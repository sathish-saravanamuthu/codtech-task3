==> flow/design.v <==
module uart_rx (
    input wire clk,           
    input wire rst,           
    input wire rx,            
    output reg [7:0] rx_data,  
    output reg rx_done        
);
    parameter BAUD_RATE = 9600;
    parameter CLK_FREQ = 50000000;  
    parameter CLKS_PER_BIT = CLK_FREQ / BAUD_RATE;
    parameter STATE_IDLE = 0;
    parameter STATE_START = 1;
    parameter STATE_DATA = 2;
    parameter STATE_STOP = 3;
    reg [2:0] state = STATE_IDLE;
    reg [15:0] clk_count = 0;
    reg [2:0] bit_index = 0;
    reg [7:0] rx_shift_reg = 0;
    always @(posedge clk or posedge rst) begin
        if (rst) begin
            state <= STATE_IDLE;
            clk_count <= 0;
            bit_index <= 0;
            rx_done <= 0;
        end else begin
            case (state)
                STATE_IDLE: begin
                    rx_done <= 0;
                    if (rx == 0) begin
                        state <= STATE_START;
                        clk_count <= 0;
                    end
                end
                STATE_START: begin
                    if (clk_count < CLKS_PER_BIT - 1) begin
                        clk_count <= clk_count + 1;
                    end else begin
                        clk_count <= 0;
                        state <= STATE_DATA;
                    end
                end
                STATE_DATA: begin
                    if (clk_count < CLKS_PER_BIT - 1) begin
                        clk_count <= clk_count + 1;
                    end else begin
                        clk_count <= 0;
                        rx_shift_reg[bit_index] <= rx;
                        if (bit_index < 7) begin
                            bit_index <= bit_index + 1;
                        end else begin
                            bit_index <= 0;
                            state <= STATE_STOP;
                        end
                    end
                end
                STATE_STOP: begin
                    if (clk_count < CLKS_PER_BIT - 1) begin
                        clk_count <= clk_count + 1;
                    end else begin
                        clk_count <= 0;
                        rx_data <= rx_shift_reg;
                        rx_done <= 1;
                        state <= STATE_IDLE;
                    end
                end
            endcase
        end
    end
endmodule
== Tool chain data of uart_rx ==
Tool output for the design above, in the order of the flow.
Lines are those of the file above, counted from 1.
Operators carry their Yosys type and port widths (W data, S select, Z words).
The mark n/a stands for no value.

* Design top: uart_rx
* Clock: clk
* Library: sky130hd
* Library corner: tt_025C_1v80

== Word-level counts ==
Counts by Yosys on the flattened word-level netlist (proc, flatten, opt, wreduce; memories kept). Register bits leave out memories and registers merged into their read ports (data or address). Print and check cells are left out. Cells with the same type and inputs are merged into one.

* Output and inout bits: 9
* Cells after elaboration: 48
* Flip-flop bits (word level): 39
* Bits of input ports: 3

* Shifts and indexed selects: 2
* Equality and inequality tests: 8
* Muxes and demuxes: 12
* Reductions and logical operators: 10
* $lt $le $gt $ge: 2
* Bitwise gates (word level): 5
* $add $sub $neg: 3

{| class="wikitable"
|+ Operators with widths
! cell !! count
|-
| $pmux W16 S2 || 1
|-
| $mux W16 || 2
|-
| $mux W3 || 6
|-
| $add A16 B1 Y16 const B || 1
|-
| $lt A16 B13 Y1 const B || 1
|-
| $pmux W3 S4 || 1
|-
| $ne A2 B2 Y1 const B || 5
|-
| $shift A1 B4 Y8 || 1
|-
| $shift A1 B4 Y8 const A || 1
|-
| $and A8 B8 Y8 || 1
|-
| $or A8 B8 Y8 || 1
|-
| $not A8 Y8 || 1
|-
| $reduce_and A2 Y1 || 3
|-
| $eq A3 B2 Y1 const B || 2
|-
| $reduce_and A3 Y1 || 2
|-
| $reduce_and A6 Y1 || 1
|-
| $neg A3 Y4 || 1
|-
| $reduce_bool A4 Y1 || 1
|-
| $add A3 B1 Y3 const B || 1
|-
| $eq A3 B1 Y1 const B || 1
|-
| $lt A3 B3 Y1 const B || 1
|-
| $logic_not A3 Y1 || 1
|-
| $reduce_or A3 Y1 || 1
|-
| $not A1 Y1 || 2
|-
| $reduce_bool A2 Y1 || 1
|-
| $pmux W1 S2 || 1
|-
| $mux W1 || 1
|}

== Longest topological paths ==
Depth = most cells in a row (Yosys ltp): at word level without a register or memory, in the mapped netlist without a sequential cell, where the memories' decode and read muxes count.

* Depth in word-level cells: 5
* ABC_AREA: 1
* Mapped depth: 10
* Gate-level depth less buffers: 10

== Mapped cells and area ==
Source: synth_stat.txt of the flow (Yosys; design flattened, memories mapped). It holds for the ABC_AREA given above (unset counts as 0); a run with the other value may have another netlist.

* Cells in the netlist: 220
* Flip-flop cells: 38
* Cell area after synthesis: 0.0019832 mm²
* Sequential area: 0.001031 mm²
* Buffers: 4

{| class="wikitable"
|+ Cell types
! type !! count !! area in all (µm²)
|-
| sky130_fd_sc_hd__dfrtp_1 || 22 || 550.528
|-
| sky130_fd_sc_hd__edfxtp_1 || 16 || 480.461
|-
| sky130_fd_sc_hd__nand2_1 || 49 || 183.926
|-
| sky130_fd_sc_hd__inv_1 || 30 || 112.608
|-
| sky130_fd_sc_hd__ha_1 || 8 || 100.096
|-
| sky130_fd_sc_hd__nor2_1 || 22 || 82.579
|-
| sky130_fd_sc_hd__nand3_1 || 15 || 75.072
|-
| sky130_fd_sc_hd__xor2_1 || 7 || 61.309
|-
| sky130_fd_sc_hd__o21ai_2 || 6 || 52.55
|-
| sky130_fd_sc_hd__o21ai_0 || 8 || 40.038
|-
| sky130_fd_sc_hd__o21ai_1 || 6 || 30.029
|-
| sky130_fd_sc_hd__o22ai_1 || 4 || 25.024
|-
| sky130_fd_sc_hd__nand3_2 || 2 || 20.019
|-
| sky130_fd_sc_hd__nand4_1 || 3 || 18.768
|-
| sky130_fd_sc_hd__xor2_2 || 1 || 16.266
|-
| sky130_fd_sc_hd__a21oi_1 || 3 || 15.014
|-
| sky130_fd_sc_hd__buf_2 || 3 || 15.014
|-
| sky130_fd_sc_hd__nor3_1 || 3 || 15.014
|}

Not listed: further types 11, cells in them 12.

== Worst setup path after synthesis ==
OpenSTA on the mapped netlist: ideal clock, no wires. The path of least setup slack (recovery checks aside). Input and output delay are each 20% of the period. Register names are those of the netlist, which keeps one name where synthesis merged equal registers.

* Path type: register to register
* Start point: register clk_count[0]
* End point: register rx_shift_reg[0]
* Data required time: 1.849 ns
* Path delay: 1.881 ns
* Stages on the path: 10
* Period: 2.22 ns
* Setup time: 0.371 ns
* Buffers on the path: 0
* Launch time at the first pin: 0.000 ns
* Slack: 0.338 ns
* Arrival: 1.510 ns
* Period reached after synthesis: 1.882 ns

"path delay" = arrival - input delay + setup time.
"stages on the path" counts driving pins, that of a launching flip-flop among them; a cell with two outputs on the path counts twice.
"period reached after synthesis" is the clock period less the worst setup slack; recovery checks do not enter. This is arithmetic on one report: input and output delays are still those of the set period (20% each).
The rows between start and end are the longest chain of elaborated cells between them; the timing report does not say that the signal goes this way. Where chains are equally long, one stands for them.
Each line given opens the expression or statement behind the cell; cells for indexed reads and writes are added by Yosys, which also makes memories of some case tables.
A register here has more assigning lines than the two given.

* Cell sequence: sky130_fd_sc_hd__dfrtp_1 -> sky130_fd_sc_hd__ha_1 -> sky130_fd_sc_hd__nand2_1 -> sky130_fd_sc_hd__nand2_1 -> sky130_fd_sc_hd__nand3_1 -> sky130_fd_sc_hd__nand2_1 -> sky130_fd_sc_hd__nand2_1 -> sky130_fd_sc_hd__nand2_2 -> sky130_fd_sc_hd__nand2_2 -> sky130_fd_sc_hd__nor2_1
* Cells in the longest elaborated chain: 3
* Elaborated cells between the ends (all ways): 3
* Classes of those cells: compare: 1; logic: 1; reduce/logical: 1

{| class="wikitable"
|+ Ends and longest elaborated chain, post-synthesis
! item !! line !! text
|-
| start: declaration || 16 || <nowiki>reg [15:0] clk_count = 0;</nowiki>
|-
| start: assignment || 36 || <nowiki>clk_count <= clk_count + 1;</nowiki>
|-
| start: assignment || 44 || <nowiki>clk_count <= clk_count + 1;</nowiki>
|-
| $lt A16 B13 Y1 || 43 || <nowiki>if (clk_count < CLKS_PER_BIT - 1) begin</nowiki>
|-
| $not A1 Y1 || n/a ||
|-
| $reduce_and A3 Y1 || n/a ||
|-
| end: assignment || 47 || <nowiki>rx_shift_reg[bit_index] <= rx;</nowiki>
|-
| end: declaration || 18 || <nowiki>reg [7:0] rx_shift_reg = 0;</nowiki>
|}

== Timing after layout ==
Path of least setup slack in the final report of run A (OpenROAD, finished layout, wires in). Where an end is a register, its clock arrival counts in the times.

* Path type: register to register
* Start point: register clk_count[1]
* End point: register rx_shift_reg[3]
* Arrival: 1.59 ns
* Stages on the path: 11
* Setup time: 0.27 ns
* Period: 1.7 ns
* Slack: 0.11 ns
* Data required time: 1.71 ns
* Buffers on the path: 1
* Launch time at the first pin: 0.29 ns

The rows between start and end are the longest chain of elaborated cells between them; the timing report does not say that the signal goes this way. Where chains are equally long, one stands for them.
A register here has more assigning lines than the two given.

* Cell sequence: sky130_fd_sc_hd__dfrtp_1 -> sky130_fd_sc_hd__ha_2 -> sky130_fd_sc_hd__nand2_2 -> sky130_fd_sc_hd__nand2_1 -> sky130_fd_sc_hd__nand3_1 -> sky130_fd_sc_hd__nand2_1 -> sky130_fd_sc_hd__nand2_2 -> sky130_fd_sc_hd__nand2_4 -> sky130_fd_sc_hd__nand2_4 -> sky130_fd_sc_hd__nor2_4 -> sky130_fd_sc_hd__buf_12
* Cells in the longest elaborated chain: 3
* Elaborated cells between the ends (all ways): 3
* Classes of those cells: compare: 1; logic: 1; reduce/logical: 1

{| class="wikitable"
|+ Ends and longest elaborated chain, after layout
! item !! line !! text
|-
| start: declaration || 16 || <nowiki>reg [15:0] clk_count = 0;</nowiki>
|-
| start: assignment || 36 || <nowiki>clk_count <= clk_count + 1;</nowiki>
|-
| start: assignment || 44 || <nowiki>clk_count <= clk_count + 1;</nowiki>
|-
| $lt A16 B13 Y1 || 43 || <nowiki>if (clk_count < CLKS_PER_BIT - 1) begin</nowiki>
|-
| $not A1 Y1 || n/a ||
|-
| $reduce_and A3 Y1 || n/a ||
|-
| end: assignment || 47 || <nowiki>rx_shift_reg[bit_index] <= rx;</nowiki>
|-
| end: declaration || 18 || <nowiki>reg [7:0] rx_shift_reg = 0;</nowiki>
|}

Subject: uart_rx on sky130hd, stored results

Hello all,

Below are 2 stored runs of the flow (Yosys, OpenROAD; platform sky130hd) on uart_rx, each with its settings and what was measured, unordered. Constraints: input delay and output delay 20% of the set period each, output load 0.01 pF.
"achieved clock period" means the clock period less the worst setup slack. The figure is calculated, with input and output delays left at 20% of the set period.
By "worst path time" is meant the share of the clock period that the worst setup path is allowed (20% is reserved at inputs, 20% at outputs), minus its slack. Clock arrival times at its registers enter into it.
By "overall power" is meant OpenSTA's value without simulated activity: inputs other than the clock are taken to toggle once in ten clock periods, and the tool carries that through the logic.

=== Run A ===
{| class="wikitable"
! Setting !! Value
|-
| period_ns || 1.7
|-
| CORE_UTILIZATION || 35
|-
| SETUP_SLACK_MARGIN || 0.11
|-
| PLACE_DENSITY_LB_ADDON || 0.11
|-
| CORE_ASPECT_RATIO || 0.59
|-
| CELL_PAD_IN_SITES_DETAIL_PLACEMENT || 0
|-
| ABC_AREA || 1
|-
| SLEW_MARGIN || 35
|-
| MAX_ROUTING_LAYER || met4
|-
| CAP_MARGIN || 20
|-
| CORE_MARGIN || 2
|-
! Result !! Value
|-
| Yosys chip area after synthesis || 0.0019832 mm²
|-
| Die size || 0.0063056 mm²
|-
| Standard-cell area after layout || 0.002585 mm²
|-
| Final utilization || 48.7 %
|-
| Setup slack of the worst path || 0.115 ns
|-
| Summed negative setup slack || 0.000 ns
|-
| Worst hold slack in the final report || 0.452 ns
|-
| Overall power || 2.869 mW
|-
| Achieved clock period || 1.585 ns
|-
| Worst path time || 1.59 ns
|-
| Critical path type || register to register
|}

=== Run B ===
{| class="wikitable"
! Setting !! Value
|-
| period_ns || 1.67
|-
| CORE_UTILIZATION || 51
|-
| SETUP_SLACK_MARGIN || 0.45
|-
| PLACE_DENSITY || 0.62
|-
| CORE_ASPECT_RATIO || 0.99
|-
| TNS_END_PERCENT || 35
|-
| ABC_AREA || 1
|-
| GPL_ROUTABILITY_DRIVEN || 0
|-
| CTS_CLUSTER_DIAMETER || 59
|-
| CAP_MARGIN || 40
|-
| SLEW_MARGIN || 15
|-
| MIN_ROUTING_LAYER || met2
|-
| CORE_MARGIN || 2
|-
! Result !! Value
|-
| Yosys chip area after synthesis || 0.0019832 mm²
|-
| Die size || 0.0044032 mm²
|-
| Standard-cell area after layout || 0.0027189 mm²
|-
| Final utilization || 73.2 %
|-
| Setup slack of the worst path || 0.046 ns
|-
| Summed negative setup slack || 0.000 ns
|-
| Worst hold slack in the final report || 0.463 ns
|-
| Overall power || 3.280 mW
|-
| Achieved clock period || 1.624 ns
|-
| Worst path time || 1.62 ns
|-
| Critical path type || register to register
|}

Thanks
