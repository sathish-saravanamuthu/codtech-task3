==> flow/design.v <==
module uart_tx (
    input wire clk,          
    input wire rst,          
    input wire tx_start,     
    input wire [7:0] tx_data,  
    output reg tx,           
    output reg tx_busy       
);
    parameter BAUD_RATE = 9600;
    parameter CLK_FREQ = 50000000;  
    parameter CLKS_PER_BIT = CLK_FREQ / BAUD_RATE;
    parameter STATE_IDLE = 0;
    parameter STATE_START = 1;
    parameter STATE_DATA = 2;
    parameter STATE_STOP = 3;
    parameter STATE_CLEANUP = 4;
    reg [2:0] state = STATE_IDLE;
    reg [15:0] clk_count = 0;
    reg [2:0] bit_index = 0;
    reg [7:0] tx_shift_reg = 0;
    always @(posedge clk or posedge rst) begin
        if (rst) begin
            state <= STATE_IDLE;
            clk_count <= 0;
            bit_index <= 0;
            tx <= 1;
            tx_busy <= 0;
        end else begin
            case (state)
                STATE_IDLE: begin
                    tx <= 1;
                    tx_busy <= 0;
                    if (tx_start == 1) begin
                        tx_shift_reg <= tx_data;
                        state <= STATE_START;
                        tx_busy <= 1;
                    end
                end
                STATE_START: begin
                    tx <= 0;
                    if (clk_count < CLKS_PER_BIT - 1) begin
                        clk_count <= clk_count + 1;
                    end else begin
                        clk_count <= 0;
                        state <= STATE_DATA;
                    end
                end
                STATE_DATA: begin
                    tx <= tx_shift_reg[bit_index];
                    if (clk_count < CLKS_PER_BIT - 1) begin
                        clk_count <= clk_count + 1;
                    end else begin
                        clk_count <= 0;
                        if (bit_index < 7) begin
                            bit_index <= bit_index + 1;
                        end else begin
                            bit_index <= 0;
                            state <= STATE_STOP;
                        end
                    end
                end
                STATE_STOP: begin
                    tx <= 1;
                    if (clk_count < CLKS_PER_BIT - 1) begin
                        clk_count <= clk_count + 1;
                    end else begin
                        clk_count <= 0;
                        state <= STATE_CLEANUP;
                    end
                end
                STATE_CLEANUP: begin
                    tx_busy <= 0;
                    state <= STATE_IDLE;
                end
            endcase
        end
    end
endmodule
### Step by step through the tools: uart_tx

Tool output for the design above, in the order of the flow.
Lines are those of the file above, counted from 1.
Cell names lack the library's common part.
The mark n/a stands for no value.

* design top: uart_tx
* clock: clk
* standard-cell library: sky130hd
* library corner: tt_025C_1v80

### Elaborated design

Source: Yosys, flattened and elaborated, memories not mapped. Widths are those after wreduce. Registers that Yosys merges into a memory's read port (data or address) are not register bits. Print and check cells do not count.

* shift-type cells: 1
* $add $sub $neg: 2
* div/mod/pow operators: 0
* equal/unequal tests: 9
* reductions and logical operators: 10
* bitwise gates (word level): 2
* mux-type cells: 12
* multipliers: 0
* order comparisons: 2

Operators by type and width (number)
* two-way mux 16 bit: 2
* two-way mux 3 bit: 6
* adder 16 x 1 -> 16 bit with constant B: 1
* less-than comparator 16 x 13 -> 1 bit with constant B: 1
* parallel mux 3 bit (select 5 bit): 1
* inequality test 2 bit with constant B: 5
* variable part select 8 x 3 -> 1 bit: 1
* equality test 3 x 2 -> 1 bit with constant B: 2
* nonzero test 3 bit: 2
* AND reduction 6 bit: 1
* nonzero test 5 bit: 1
* adder 3 x 1 -> 3 bit with constant B: 1
* equality test 3 x 1 -> 1 bit with constant B: 1
* less-than comparator 3 bit with constant B: 1
* equality test 3 bit with constant B: 1
* zero test 3 bit: 1
* AND reduction 3 bit: 1
* OR reduction 3 bit: 1
* parallel mux 1 bit (select 3 bit): 1
* NOT 1 bit: 2
* AND reduction 2 bit: 1
* nonzero test 2 bit: 1
* OR reduction 2 bit: 1
* parallel mux 1 bit (select 2 bit): 1
* two-way mux 1 bit: 1

* memory bits (writable): 0
* output and inout port bits: 2
* bits of input ports: 11
* latch bits: 0
* memories kept: 0
* elaborated cells: 44
* clocked read ports x word width: 0
* flip-flop bits (word level): 32
* bits in read-only memories: 0

### Logic depth

Longest topological path by Yosys (ltp), each cell counted once; first at word level (registers and memories cut), then after technology mapping (sequential cells cut; the memories' decode and read muxes count).

* depth after elaboration: 4
* ABC_AREA: 0
* mapped depth: 7
* gate-level depth less buffers: 6

### Mapped cells and area

Source: synth_stat.txt of the flow (Yosys; design flattened, memories mapped). It holds for the ABC_AREA given above (unset counts as 0); a run with the other value may have another netlist.
Totals and module areas in this step are rounded.

* flip-flop cells: 32
* sequential area: 842 µm²
* mapped area: 1520 µm²
* buffers: 7
* standard cells after synthesis: 135

Cell types
* dfrtp_1: number 23, total area 575.552 µm²
* edfxtp_1: number 8, total area 240.23 µm²
* xor2_1: number 8, total area 70.067 µm²
* nor2_1: number 15, total area 56.304 µm²
* mux4_2: number 2, total area 45.043 µm²
* nand2_1: number 12, total area 45.043 µm²
* o21ai_1: number 9, total area 45.043 µm²
* nand2b_1: number 5, total area 31.28 µm²
* dfstp_2: number 1, total area 26.275 µm²
* xnor2_1: number 3, total area 26.275 µm²
* and3_1: number 4, total area 25.024 µm²
* ha_1: number 2, total area 25.024 µm²
* nand4_1: number 4, total area 25.024 µm²
* clkbuf_1: number 6, total area 22.522 µm²
* a21oi_1: number 4, total area 20.019 µm²
* and4_1: number 2, total area 17.517 µm²
* o21ai_2: number 2, total area 17.517 µm²
* a21oi_4: number 1, total area 16.266 µm²

Not listed: further types 19, cells in them 24.

### Path before layout

OpenSTA on the mapped netlist: ideal clock, no wires. The path of least setup slack (recovery checks aside). Input and output delay are each 20% of the period. Register names are those of the netlist, which keeps one name where synthesis merged equal registers.

* path type: reg2reg
* from: reg state[1]
* to: reg tx_shift_reg[0]
* library setup time: 0.371 ns
* time at the first pin: 0.000 ns
* slack: 1.297 ns
* clock period: 3.15 ns
* delay of the path: 1.853 ns
* stages on the path: 4
* path buffers: 1
* required time: 2.779 ns
* data arrival time: 1.482 ns
* period reached after synthesis: 1.853 ns

"delay of the path" = arrival - input delay + setup time.
"stages on the path" counts driving pins, that of a launching flip-flop among them; a cell with two outputs on the path counts twice.
"period reached after synthesis" is the clock period less the worst setup slack; recovery checks do not enter. This is arithmetic on one report: input and output delays are still those of the set period (20% each).
Between the ends stands the longest chain of elaborated cells between them, by number of cells; it is not shown to be the way that was timed. Of several equally long chains one is given.
Each line given opens the expression or statement behind the cell; cells for indexed reads and writes are added by Yosys, which also makes memories of some case tables.
A register here has more assigning lines than the two given.

* path through: dfrtp_1 > clkbuf_1 > or4b_1 > nor2_1
* cells in the longest elaborated chain: 2
* elaborated cells on any way between the ends: 2
* RTL lines with such cells: 1
* those cells by class: reduce/logical (2)

Ends and longest elaborated chain, post-synthesis
* from (decl): line 17 `reg [2:0] state = STATE_IDLE;`
* from (assign): line 23 `state <= STATE_IDLE;`
* from (assign): line 35 `state <= STATE_START;`
* zero test 3 bit: line 29 `case (state)`
* AND reduction 3 bit
* to (assign): line 34 `tx_shift_reg <= tx_data;`
* to (decl): line 20 `reg [7:0] tx_shift_reg = 0;`

### Worst path after layout

Path of least setup slack in the final report of run 1 (OpenROAD, finished layout, wires in). Where an end is a register, its clock arrival counts in the times.

* path type: reg2reg
* from: reg clk_count[12]
* to: reg bit_index[1]
* path buffers: 0
* slack: -0.35 ns
* stages on the path: 6
* required time: 1.49 ns
* library setup time: 0.11 ns
* data arrival time: 1.85 ns
* clock period: 1.33 ns
* time at the first pin: 0.27 ns

Between the ends stands the longest chain of elaborated cells between them, by number of cells; it is not shown to be the way that was timed. Of several equally long chains one is given.
A register here has more assigning lines than the two given.

* path through: dfrtp_2 > a2111oi_4 > o21ai_2 > a21oi_4 > or3_4 > mux2_4
* cells in the longest elaborated chain: 3
* elaborated cells on any way between the ends: 3
* those cells by class: compare (1); logic (1); reduce/logical (1)

Ends and longest elaborated chain, after layout
* from (decl): line 18 `reg [15:0] clk_count = 0;`
* from (assign): line 42 `clk_count <= clk_count + 1;`
* from (assign): line 51 `clk_count <= clk_count + 1;`
* less-than comparator 16 x 13 -> 1 bit: line 50 `if (clk_count < CLKS_PER_BIT - 1) begin`
* NOT 1 bit
* AND reduction 2 bit
* to (assign): line 55 `bit_index <= bit_index + 1;`
* to (assign): line 57 `bit_index <= 0;`
* to (decl): line 19 `reg [2:0] bit_index = 0;`

Ticket comment

Module uart_tx, platform sky130hd: 2 stored runs of the flow (Yosys, OpenROAD) with differing settings, in no particular order. Input and output delays are each 20% of the period that was set; the output load is 0.01 pF.
"period achieved" is the run's clock period less its worst setup slack. It is reckoned from that one timing run; input and output delays stay at 20% of the period that was set.
"time used up by the worst setup path" = time allowed to the worst setup path (clock period - input delay - output delay, where it has them) - its slack; a late launch clock adds to it, a late capture clock takes from it.
"overall power" rests on the timing tool's default activity at the inputs, not on a simulated workload.
Values from the reports are rounded here.

### Run 1

Settings: `period_ns=1.33`, `CORE_UTILIZATION=23`, `PLACE_DENSITY=0.71`, `CELL_PAD_IN_SITES_GLOBAL_PLACEMENT=2`, `CELL_PAD_IN_SITES_DETAIL_PLACEMENT=0`, `CAP_MARGIN=20`, `CORE_MARGIN=2`, `SLEW_MARGIN=20`

- Synthesis area: 1,520 µm²
- Setup total negative slack: -6.88 ns
- Std-cell area (final layout): 2,190 µm²
- Final design utilization: 34.5%
- Setup slack of the worst path: -0.354 ns
- Time used up by the worst setup path: 1.68 ns
- Class of the worst setup path: reg2reg
- Overall power: 1.95 mW
- Die footprint: 7,250 µm²
- Period achieved: 1.684 ns

### Run 2

Settings: `period_ns=2.74`, `CAP_MARGIN=20`, `CORE_MARGIN=2`, `CORE_UTILIZATION=40`, `SLEW_MARGIN=20`

- Final design utilization: 49.0%
- Setup slack of the worst path: 0.704 ns
- Synthesis area: 1,520 µm²
- Time used up by the worst setup path: 1.49 ns
- Class of the worst setup path: in2reg
- Std-cell area (final layout): 1,790 µm²
- Period achieved: 2.036 ns
- Die footprint: 4,300 µm²
- Overall power: 0.971 mW
- Setup total negative slack: 0.000 ns
